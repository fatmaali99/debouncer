==> flow/design.v <==
module FSM (
	input wire clk,
	input wire rst_n,
	input wire noisy_sig, 
	input wire timer_done,
	output reg debunced_sig, 
	output reg timer_en);
reg [1:0] current_state, next_state;
localparam [1:0] idle = 2'b0,		 
				 check_high = 2'b1,
				 high_state = 2'b10,
				 check_low = 2'b11;
always @ (posedge clk or negedge rst_n) begin
	if(!rst_n) begin
		current_state <= idle;
	end else begin
		current_state <= next_state;
	end
end
always @ (*) begin
	case(current_state)
		idle: begin
				if(noisy_sig)
					next_state <= check_high;
				else
					next_state <= idle;
		end
		check_high: begin
				if(noisy_sig && timer_done)
					next_state <= high_state;
				else if (noisy_sig && !timer_done)
					next_state <= check_high;
				else
					next_state <= idle;
		end
		high_state: begin
				if(noisy_sig)
					next_state <= high_state;
				else
					next_state <= check_low;
		end
		check_low: begin
				if(!noisy_sig && timer_done)
					next_state <= idle;
				else if (!noisy_sig && !timer_done)
					next_state <= check_low;
				else
					next_state <= high_state;
		end
		default: next_state <= idle;
	endcase
end
always @ (*) begin
	case(current_state)
		idle: begin
				debunced_sig <= 0;
				timer_en <= 0;
		end
		check_high: begin
				debunced_sig <= 0;
				timer_en <= 1;
		end
		high_state: begin
				debunced_sig <= 1;
				timer_en <= 0;
		end
		check_low: begin
				debunced_sig <= 1;
				timer_en <= 1;
		end
		default: begin
				debunced_sig <= 0;
				timer_en <= 0;
		end
	endcase
end
endmodule
module debouncer #(parameter counter_final_value = 99)(
	input wire clk,
	input wire rst_n,
	input wire noisy_in,
	output wire debouncer_out);
wire timer_en, timer_done;
FSM FSM_DUT(
.rst_n(rst_n),
.clk(clk),
.noisy_sig(noisy_in), 
.timer_done(timer_done),
.debunced_sig(debouncer_out), 
.timer_en(timer_en));
timer #(.counter_final_value(counter_final_value)) timer_DUT(
.clk(clk),
.rst_n(rst_n),
.enable(timer_en),
.done(timer_done));
endmodule
module debouncer_sync #(parameter counter_final_value = 99, num_stages = 2)(
	input wire clk,
	input wire rst_n,
	input wire noisy_in,
	output wire debouncer_out
);
wire sync_sig;
sync #(.num_stages(num_stages))sync_DUT(
.clk(clk),
.rst_n(rst_n),
.in_sig(noisy_in),
.out_sig(sync_sig));
debouncer #(.counter_final_value(counter_final_value)) debouncer_DUT(
.clk(clk),
.rst_n(rst_n),
.noisy_in(sync_sig),
.debouncer_out(debouncer_out));
endmodule
module sync #(parameter num_stages = 2)(
	input wire clk,
	input wire rst_n,
	input wire in_sig,
	output wire out_sig);
reg [num_stages-1:0] sync_reg;
always @ (posedge clk or negedge rst_n) begin
	if(!rst_n) begin
		sync_reg <= 'b0;
	end else begin
		sync_reg <= {in_sig,sync_reg[num_stages-1:1]};
	end
end
assign out_sig = sync_reg[0];
endmodule
module timer #(parameter counter_final_value = 99)(
	input wire clk,
	input wire rst_n,
	input wire enable,
	output reg done);
localparam counter_bits = $clog2(counter_final_value);
reg [counter_bits-1:0]	counter;
always @ (posedge clk or negedge rst_n) begin
	if(!rst_n) begin
		done <= 0;
	end else begin
		if(enable) begin
			if(counter == counter_final_value) begin
				done <= 1'b1;
				counter <= 'b0;
			end else begin
				done <= 1'b0;
				counter <= counter + 1'b1;
			end
		end else begin
				done <= 1'b0;
				counter <= 'b0;
		end
	end
end
endmodule
Reports on debouncer_sync
The steps from the RTL of debouncer_sync to its reports follow in flow order.
Lines are those of the file above, counted from 1.
{"block": "setup", "top_module": "debouncer_sync", "clock": "clk", "lib": "sky130hd", "pvt_corner": "tt_025C_1v80"}

Word level
Counts by Yosys on the flattened word-level netlist (proc, flatten, opt, wreduce; memories kept). Register bits leave out memories and registers merged into their read ports (data or address); mux counts leave out enables and synchronous resets folded into registers. Print and check cells are left out. Cells with the same type and inputs are merged into one.
{"block": "op_classes", "eq_ne": 4, "n_mux": 11, "logic": 1, "shift": 0, "mul": 0, "div_mod_pow": 0, "reduce_and_logical": 12, "cmp": 0, "n_addsub": 1}
{"block": "ops", "operator": "OR reduction 2 bit", "n": 5}
{"block": "ops", "operator": "parallel mux 2 bit (select 4 bit)", "n": 1}
{"block": "ops", "operator": "adder 7 x 1 -> 7 bit (second input constant)", "n": 1}
{"block": "ops", "operator": "equality test 7 bit (second input constant)", "n": 1}
{"block": "ops", "operator": "two-way mux 1 bit", "n": 6}
{"block": "ops", "operator": "logical AND 1 bit", "n": 4}
{"block": "ops", "operator": "equality test 2 bit (second input constant)", "n": 2}
{"block": "ops", "operator": "parallel mux 1 bit (select 2 bit)", "n": 2}
{"block": "ops", "operator": "two-way mux 2 bit", "n": 2}
{"block": "ops", "operator": "logical NOT 1 bit", "n": 2}
{"block": "ops", "operator": "equality test 2 x 1 -> 1 bit (second input constant)", "n": 1}
{"block": "ops", "operator": "logical NOT 2 bit", "n": 1}
{"block": "ops", "operator": "inverter 1 bit", "n": 1}
{"block": "word_totals", "clocked_rd_ports_x_width": 0, "mem_bits_ro": 0, "n_memories": 0, "wordCells": 33, "ff_bits": 12, "ram_bits": 0, "latchBits": 0}

Logic depth
Yosys ltp: most cells in a row. Word level: on the elaborated netlist, between registers, memories and ports. Mapped: between sequential cells and ports; inverters and the memories' decode and read muxes count.
{"block": "depth", "word_depth": 5, "ABC_AREA": 0, "ltp_mapped": 4, "depth_no_buf": 4}

Synthesis result
The flow's flattened synthesis, as Yosys stat reports it; memories are mapped. The netlist is that of the ABC_AREA named above (0 if unset); the other value can give another one.
The area totals of this step are shown rounded.
{"block": "mapped", "mapped_cells": 49, "buf_cells": 0, "seq_area_mm2": 0.000387, "yosys_area_mm2": 0.000588, "ff_cells": 14}
{"block": "types", "cell_type": "sky130_fd_sc_hd__edfxtp_1", "n": 7}
{"block": "types", "cell_type": "sky130_fd_sc_hd__dfrtp_1", "n": 6}
{"block": "types", "cell_type": "sky130_fd_sc_hd__dfstp_2", "n": 1}
{"block": "types", "cell_type": "sky130_fd_sc_hd__nor2_1", "n": 7}
{"block": "types", "cell_type": "sky130_fd_sc_hd__a21oi_1", "n": 5}
{"block": "types", "cell_type": "sky130_fd_sc_hd__or2_2", "n": 3}
{"block": "types", "cell_type": "sky130_fd_sc_hd__xor2_1", "n": 2}
{"block": "types", "cell_type": "sky130_fd_sc_hd__ha_1", "n": 1}
{"block": "types", "cell_type": "sky130_fd_sc_hd__nor2b_1", "n": 2}
{"block": "types", "cell_type": "sky130_fd_sc_hd__or3_1", "n": 2}
{"block": "types", "cell_type": "sky130_fd_sc_hd__nand3_1", "n": 2}
{"block": "types", "cell_type": "sky130_fd_sc_hd__o21ai_0", "n": 2}
{"block": "types", "cell_type": "sky130_fd_sc_hd__nand4b_1", "n": 1}
{"block": "types", "cell_type": "sky130_fd_sc_hd__o21ai_2", "n": 1}
{"block": "types", "cell_type": "sky130_fd_sc_hd__xnor2_1", "n": 1}
{"block": "types", "cell_type": "sky130_fd_sc_hd__a211oi_1", "n": 1}
{"block": "types", "cell_type": "sky130_fd_sc_hd__inv_1", "n": 2}
{"block": "types", "cell_type": "sky130_fd_sc_hd__nand2_1", "n": 2}
{"block": "types", "cell_type": "sky130_fd_sc_hd__nor3b_1", "n": 1}
By module: a second synthesis without flattening, with its own total; a netlist apart from the flattened one above.
{"block": "unflattened", "cells_unflattened": 51, "hier_area_mm2": 0.000624}
Rows give one instance, submodules left out.
{"block": "by_module", "mod": "timer (counter_final_value=99)", "n_cells": 34, "instances": 1, "area_mm2": 0.000407}
{"block": "by_module", "mod": "FSM", "n_cells": 15, "instances": 1, "area_mm2": 0.000168}
{"block": "by_module", "mod": "sync (num_stages=2)", "n_cells": 2, "instances": 1, "area_mm2": 0.00005}
{"block": "by_module", "mod": "debouncer (counter_final_value=99)", "n_cells": 0, "instances": 1, "area_mm2": 0}
{"block": "by_module", "mod": "debouncer_sync", "n_cells": 0, "instances": 1, "area_mm2": 0}

Timing after synthesis
OpenSTA on the mapped netlist: ideal clock, no wires. The path of least setup slack (recovery checks aside). Input and output delay are each 20% of the period. Register names are those of the netlist, which keeps one name where synthesis merged equal registers.
{"block": "synth_timing", "path_type": "register -> register", "from": "register debouncer_DUT.timer_DUT.counter[2]", "to": "register debouncer_DUT.timer_DUT.counter[2]", "t_arrival_ns": 1.036, "path_slack_ns": 0.181, "path_delay_ns": 1.299, "period_ns": 1.48, "required_time_ns": 1.217, "setup_time_ns": 0.263, "stages": 4, "period_less_setup_slack_ns": 1.299}
"path_delay_ns" is the arrival time less input delay plus setup time.
"stages" counts driving pins, that of a launching flip-flop among them; a cell with two outputs on the path counts twice.
"period_less_setup_slack_ns" is the clock period less the worst setup slack; recovery checks do not enter. This is arithmetic on one report: input and output delays are still those of the set period (20% each).
Between the ends stands the longest chain of elaborated cells between them, by number of cells; it is not shown to be the way that was timed. Of several equally long chains one is given.
A line is the first line of the expression or statement that the cell stems from. Yosys adds cells for indexed reads and writes and turns some case tables into memories.
A register here has more assigning lines than the two given.
{"block": "synth_between", "path_cell_list": "sky130_fd_sc_hd__edfxtp_1 -> sky130_fd_sc_hd__or2_2 -> sky130_fd_sc_hd__o21ai_2 -> sky130_fd_sc_hd__nor2_1", "elab_chain_len": 2, "cone_cells": 3, "classes_between": "add/sub: 1; eq/ne: 1; reduce/logical: 1"}
{"block": "synth_lines", "element": "start: declaration", "line": 136, "rtl": "reg [counter_bits-1:0] counter;"}
{"block": "synth_lines", "element": "start: assignment", "line": 144, "rtl": "counter <= 'b0;"}
{"block": "synth_lines", "element": "start: assignment", "line": 147, "rtl": "counter <= counter + 1'b1;"}
{"block": "synth_lines", "element": "equality test 7 bit", "line": 142, "rtl": "if(counter == counter_final_value) begin"}
{"block": "synth_lines", "element": "OR reduction 2 bit"}
{"block": "synth_lines", "element": "end: assignment", "line": 144}
{"block": "synth_lines", "element": "end: assignment", "line": 147}
{"block": "synth_lines", "element": "end: declaration", "line": 136}

Path in the finished layout
Path of least setup slack in the final report of entry A (OpenROAD, finished layout, wires in). Where an end is a register, its clock arrival counts in the times.
{"block": "layout_timing", "path_type": "register -> output", "from": "register debouncer_DUT.FSM_DUT.current_state", "to": "output port debouncer_out", "path_slack_ns": 0.09, "period_ns": 1.59, "stages": 3, "required_time_ns": 1.27, "t_arrival_ns": 1.18, "output_delay_ns": 0.32}
Where an end lacks its bit number, it is one bit of the signal, or one of the new flip-flops if synthesis recoded a state register.
Between the ends stands the longest chain of elaborated cells between them, by number of cells; it is not shown to be the way that was timed. Of several equally long chains one is given.
{"block": "layout_between", "path_cell_list": "sky130_fd_sc_hd__dfrtp_1 -> sky130_fd_sc_hd__or2_2 -> sky130_fd_sc_hd__clkdlybuf4s15_1", "elab_chain_len": 3, "cone_cells": 7, "classes_between": "eq/ne: 3; mux: 1; reduce/logical: 3"}
{"block": "layout_lines", "element": "start: declaration", "line": 8, "rtl": "reg [1:0] current_state, next_state;"}
{"block": "layout_lines", "element": "start: assignment", "line": 15, "rtl": "current_state <= idle;"}
{"block": "layout_lines", "element": "start: assignment", "line": 17, "rtl": "current_state <= next_state;"}
{"block": "layout_lines", "element": "equality test 2 bit", "line": 54, "rtl": "case(current_state)"}
{"block": "layout_lines", "element": "OR reduction 2 bit"}
{"block": "layout_lines", "element": "parallel mux 1 bit (select 2 bit)", "line": 54}
{"block": "layout_lines", "element": "end: declaration", "line": 101, "rtl": "output wire debouncer_out"}

==> runs of debouncer_sync <==
Measured data: module debouncer_sync, platform sky130hd, 2 stored runs of the flow under differing settings, order arbitrary. Input and output delays are each 20% of the period that was set; the output load is 0.01 pF.
"timing.achieved_period_ns" means the clock period less the worst setup slack. The figure is calculated, with input and output delays left at 20% of the set period.
"timing.worst_path_ns" means the part of the period allowed to the worst setup path (the constraints hold back 20% at inputs and 20% at outputs) less its slack; where the path has registers, the arrival times of their clocks count too.
"totalPower_mw" is the tool's figure for a default switching activity; nothing was simulated.
Results are given in rounded form.

{"run": "entry A", "settings": { "period_ns": 1.59, "CORE_UTILIZATION": 18, "CAP_MARGIN": 20, "CORE_MARGIN": 2, "SLEW_MARGIN": 20 }, "results": { "synth_chip_area_mm2": 0.000588, "design.die.area_mm2": 0.00374, "finalCellArea_mm2": 0.000739, "utilization_frac": 0.24, "fin_ws_ns": 0.095, "tns_ns": 0.000, "worst_hold_slack_ns": 0.366, "totalPower_mw": 0.661, "timing.achieved_period_ns": 1.495, "timing.worst_path_ns": 1.18, "path_kind": "register -> output" }}
{"run": "entry B", "settings": { "period_ns": 1.34, "CORE_UTILIZATION": 62, "PLACE_DENSITY_LB_ADDON": 0.28, "CORE_ASPECT_RATIO": 0.77, "CORE_MARGIN": 2, "GPL_ROUTABILITY_DRIVEN": 0, "CTS_CLUSTER_DIAMETER": 226, "SLEW_MARGIN": 20, "MAX_ROUTING_LAYER": "met4", "CAP_MARGIN": 20 }, "outcome": "not finished: floorplanning ended with error PDN-0185"}
