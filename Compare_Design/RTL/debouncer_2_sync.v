==> flow/design.v <==
module debouncer_2 #(parameter num_delay_clks = 100)(
	input wire clk,
	input wire rst_n,
	input wire noisy_in,
	output reg debouncer_out);
reg [num_delay_clks-1:0] Q_reg;
always @ (posedge clk or negedge rst_n) 
begin
	if(!rst_n) begin
		debouncer_out <= 1'b0;
		Q_reg <= 'b0;
	end else begin
		Q_reg <= {noisy_in,Q_reg[num_delay_clks-1:1]};
		if(Q_reg == 'b0)
			debouncer_out <= 1'b0;
		else if (Q_reg == 'hFFFFFFFFFFFFFFFFFFFFFFFFF)
			debouncer_out <= 1'b1;
	end
end
endmodule
module debouncer_2_sync #(parameter num_delay_clks = 100, num_stages = 2)(
	input wire clk,
	input wire rst_n,
	input wire noisy_in,
	output wire debouncer_out
);
wire sync_sig;
sync #(.num_stages(num_stages))sync_DUT(
.clk(clk),
.rst_n(rst_n),
.in_sig(noisy_in),
.out_sig(sync_sig));
debouncer_2 #(.num_delay_clks(num_delay_clks)) debouncer_DUT(
.clk(clk),
.rst_n(rst_n),
.noisy_in(sync_sig),
.debouncer_out(debouncer_out));
endmodule
module sync #(parameter num_stages = 2)(
	input wire clk,
	input wire rst_n,
	input wire in_sig,
	output wire out_sig);
reg [num_stages-1:0] sync_reg;
always @ (posedge clk or negedge rst_n) begin
	if(!rst_n) begin
		sync_reg <= 'b0;
	end else begin
		sync_reg <= {in_sig,sync_reg[num_stages-1:1]};
	end
end
assign out_sig = sync_reg[0];
endmodule
== Reports on debouncer_2_sync ==
The steps from the RTL of debouncer_2_sync to its reports follow in flow order.
Lines are those of the file above, counted from 1.
Cell names lack the library's common part.
A cell with - has no value.
Design
  top: debouncer_2_sync
  clock port: clk
  cell library: sky130hd
  timing corner: tt_025C_1v80

== Elaborated design ==
Yosys after proc, flatten, opt, wreduce and memory -nomap, before mapping. Memory bits, and registers merged into a memory's read port (data or address), are not among the register bits. Print and check cells are not counted. Equal cells are merged and count once.
Cells by class
  reduce/logical cells: 2
  multiplexer cells: 2
  equality and inequality tests: 1
Operators by type and width (count)
  == test 100 bit (second input constant): 1
  zero test 100 bit: 1
  nonzero test 2 bit: 1
  2-to-1 mux 1 bit: 2
Storage and ports
  output and inout port bits: 1
  register bits after elaboration: 103
  word-level cells: 8
  bits of input ports: 3

== Depth ==
Yosys ltp: most cells in a row. Word level: on the elaborated netlist, between registers, memories and ports. Mapped: between sequential cells and ports; inverters and the memories' decode and read muxes count.
Depth
  depth in word-level cells: 3
  ABC_AREA: 0
  mapped depth: 5
  mapped depth without buffers: 5

== After synthesis ==
Source: synth_stat.txt of the flow (Yosys; design flattened, memories mapped). It holds for the ABC_AREA given above (unset counts as 0); a run with the other value may have another netlist.
Cell types
  dfrtp_1: count 103, area in all 2.58E+03 um^2
  nand4_1: count 30, area in all 187.68 um^2
  nor4_1: count 28, area in all 175.168 um^2
  nor4_2: count 2, area in all 25.024 um^2
  nor3_1: count 3, area in all 15.014 um^2
  a41oi_1: count 1, area in all 8.758 um^2
  or4_1: count 1, area in all 7.507 um^2
  and3_1: count 1, area in all 6.256 um^2
  a21oi_1: count 1, area in all 5.005 um^2
  nand3_1: count 1, area in all 5.005 um^2
  nand2_1: count 1, area in all 3.754 um^2
Synthesis totals
  mapped flip-flops: 103
  buffer cells: 0
  cell count: 172
  mapped area: 3016.6 um^2
  sequential area: 2577.5 um^2
By module: a second synthesis without flattening, with its own total; a netlist apart from the flattened one above.
Second synthesis, totals
  cells (unflattened synthesis): 172
  area total of the unflattened synthesis: 3016.6 um^2
Each row is one instance without its submodules.
Modules
  debouncer_2 (num_delay_clks=100): area 2966.6 um^2, times used 1, cells 170
  sync (num_stages=2): area 50.0 um^2, times used 1, cells 2
  debouncer_2_sync: area 0.0 um^2, times used 1, cells 0

== Worst setup path after synthesis ==
OpenSTA on the mapped netlist: ideal clock, no wires. The path of least setup slack (recovery checks aside). Input and output delay are each 20% of the period. Register names are those of the netlist, which keeps one name where synthesis merged equal registers.
Timing after synthesis
  path type: register to register
  start: register debouncer_DUT.Q_reg[12]
  end: register debouncer_DUT.debouncer_out
  period: 1410 ps
  launch time at the first pin: 0 ps
  path delay: 1393 ps
  stages: 6
  slack: 18 ps
  path buffers: 0
  arrival time: 1315 ps
  period reached after synthesis: 1392 ps
"path delay" = arrival - input delay + setup time.
"stages" counts driving pins, that of a launching flip-flop among them; a cell with two outputs on the path counts twice.
"period reached after synthesis" is the clock period less the worst setup slack; recovery checks do not enter. This is arithmetic on one report: input and output delays are still those of the set period (20% each).
The rows between start and end are the longest chain of elaborated cells between them; the timing report does not say that the signal goes this way. Where chains are equally long, one stands for them.
A line is the first line of the expression or statement that the cell stems from. Yosys adds cells for indexed reads and writes and turns some case tables into memories.
A register here has more assigning lines than the two given.
Between the ends, after synthesis
  cell sequence: dfrtp_1 nand4_1 or4_1 nor3_1 a41oi_1 a21oi_1
  length of the longest elaborated chain: 3
RTL lines, path after synthesis
  start, declared: RTL line 6  | reg [num_delay_clks-1:0] Q_reg;
  start, assigned: RTL line 11  | Q_reg <= 'b0;
  start, assigned: RTL line 13  | Q_reg <= {noisy_in,Q_reg[num_delay_clks-1:1]};
  == test 100 bit: RTL line 16  | else if (Q_reg == 'hFFFFFFFFFFFFFFFFFFFFFFFFF)
  2-to-1 mux 1 bit: RTL line 16
  2-to-1 mux 1 bit: RTL line 14  | if(Q_reg == 'b0)
  end, assigned: RTL line 15  | debouncer_out <= 1'b0;
  end, assigned: RTL line 17  | debouncer_out <= 1'b1;
  end, declared: RTL line 5  | output reg debouncer_out);

== Timing after layout ==
From the final timing report of record 1: the path of least setup slack in the routed layout; clock arrival at registers is part of the times.
The report prints the path's times to 10 ps; the period is as set.
Timing after layout
  path type: register to register
  start: register debouncer_DUT.Q_reg[18]
  end: register debouncer_DUT.debouncer_out
  arrival time: 1810 ps
  launch time at the first pin: 320 ps
  period: 1370 ps
  slack: -180 ps
  stages: 6
  path buffers: 0
The rows between start and end are the longest chain of elaborated cells between them; the timing report does not say that the signal goes this way. Where chains are equally long, one stands for them.
A register here has more assigning lines than the two given.
Between the ends, after layout
  cell sequence: dfrtp_1 nand4_1 or4_4 nor3_4 a41oi_2 a21oi_1
  length of the longest elaborated chain: 3
RTL lines, path after layout
  start, declared: RTL line 6  | reg [num_delay_clks-1:0] Q_reg;
  start, assigned: RTL line 11  | Q_reg <= 'b0;
  start, assigned: RTL line 13  | Q_reg <= {noisy_in,Q_reg[num_delay_clks-1:1]};
  == test 100 bit: RTL line 16  | else if (Q_reg == 'hFFFFFFFFFFFFFFFFFFFFFFFFF)
  2-to-1 mux 1 bit: RTL line 16
  2-to-1 mux 1 bit: RTL line 14  | if(Q_reg == 'b0)
  end, assigned: RTL line 15  | debouncer_out <= 1'b0;
  end, assigned: RTL line 17  | debouncer_out <= 1'b1;
  end, declared: RTL line 5  | output reg debouncer_out);

Ticket comment

Top module debouncer_2_sync; platform sky130hd; tools Yosys and OpenROAD; 2 stored runs in no particular order. Input and output delays are each 20% of the period that was set; the output load is 0.01 pF.
By "achieved clock period" is meant the clock period of the run minus its worst setup slack. This is arithmetic on one report: input and output delays are still those of the set period (20% each).
"worst setup path time" = time allowed to the worst setup path (clock period - input delay - output delay, where it has them) - its slack; a late launch clock adds to it, a late capture clock takes from it.
"power": no workload was simulated; the value follows from the tool's default switching activity.
"worst setup path time" is given in steps of 10 ps.

Record 1
==> flow/run.sh <==
#!/bin/bash
# the make line also repeats the synthesis and layout settings of config.mk as NAME=value (left out here)
make -C /OpenROAD-flow-scripts/flow DESIGN_CONFIG=/design/flow/config.mk WORK_HOME=/design/flow/orfs CLKGATE_MAP_FILE= finish
==> flow/config.mk <==
export PLATFORM = sky130hd
export DESIGN_NAME = debouncer_2_sync
export DESIGN_NICKNAME = debouncer_2_sync
export VERILOG_FILES = /design/flow/design.v
export SDC_FILE = /design/flow/constraint.sdc
export NUM_CORES = 4
export LEC_CHECK = 0
export CAP_MARGIN = 20
export CELL_PAD_IN_SITES_DETAIL_PLACEMENT = 0
export CELL_PAD_IN_SITES_GLOBAL_PLACEMENT = 3
export CORE_ASPECT_RATIO = 1.86
export CORE_MARGIN = 2
export CORE_UTILIZATION = 26
export GPL_TIMING_DRIVEN = 0
export PLACE_DENSITY_LB_ADDON = 0.05
export SETUP_SLACK_MARGIN = -0.13
export SLEW_MARGIN = 20
==> flow/constraint.sdc <==
create_clock -name core_clock -period 1.37 [get_ports {clk}]
set_input_delay 0.2740 -clock core_clock [delete_from_list [all_inputs] [get_ports {clk}]]
set_output_delay 0.2740 -clock core_clock [all_outputs]
set_load 0.01 [all_outputs]

==> results of record 1 <==
chip area after synthesis (Yosys): 3016.6 um^2
die area: 12522.1 um^2
standard-cell area of the final layout: 3681.0 um^2
utilization: 0.325
worst setup slack after layout: -182 ps
total negative slack: -182 ps
power: 6.090 mW
achieved clock period: 1552 ps
worst setup path time: 1550 ps
worst setup path kind: register to register

Record 2
==> flow/run.sh <==
#!/bin/bash
# the make line also repeats the synthesis and layout settings of config.mk as NAME=value (left out here)
make -C /OpenROAD-flow-scripts/flow DESIGN_CONFIG=/design/flow/config.mk WORK_HOME=/design/flow/orfs CLKGATE_MAP_FILE= finish
==> flow/config.mk <==
export PLATFORM = sky130hd
export DESIGN_NAME = debouncer_2_sync
export DESIGN_NICKNAME = debouncer_2_sync
export VERILOG_FILES = /design/flow/design.v
export SDC_FILE = /design/flow/constraint.sdc
export NUM_CORES = 4
export LEC_CHECK = 0
export CAP_MARGIN = 20
export CELL_PAD_IN_SITES_DETAIL_PLACEMENT = 1
export CORE_ASPECT_RATIO = 1.0
export CORE_MARGIN = 2
export CORE_UTILIZATION = 52
export MAX_ROUTING_LAYER = met4
export PLACE_DENSITY_LB_ADDON = 0.26
export SLEW_MARGIN = 20
==> flow/constraint.sdc <==
create_clock -name core_clock -period 2.56 [get_ports {clk}]
set_input_delay 0.5120 -clock core_clock [delete_from_list [all_inputs] [get_ports {clk}]]
set_output_delay 0.5120 -clock core_clock [all_outputs]
set_load 0.01 [all_outputs]

==> results of record 2 <==
chip area after synthesis (Yosys): 3016.6 um^2
die area: 6426.4 um^2
standard-cell area of the final layout: 3409.5 um^2
utilization: 0.615
worst setup slack after layout: 764 ps
total negative slack: 0 ps
power: 2.960 mW
achieved clock period: 1796 ps
worst setup path time: 1280 ps
worst setup path kind: register to output
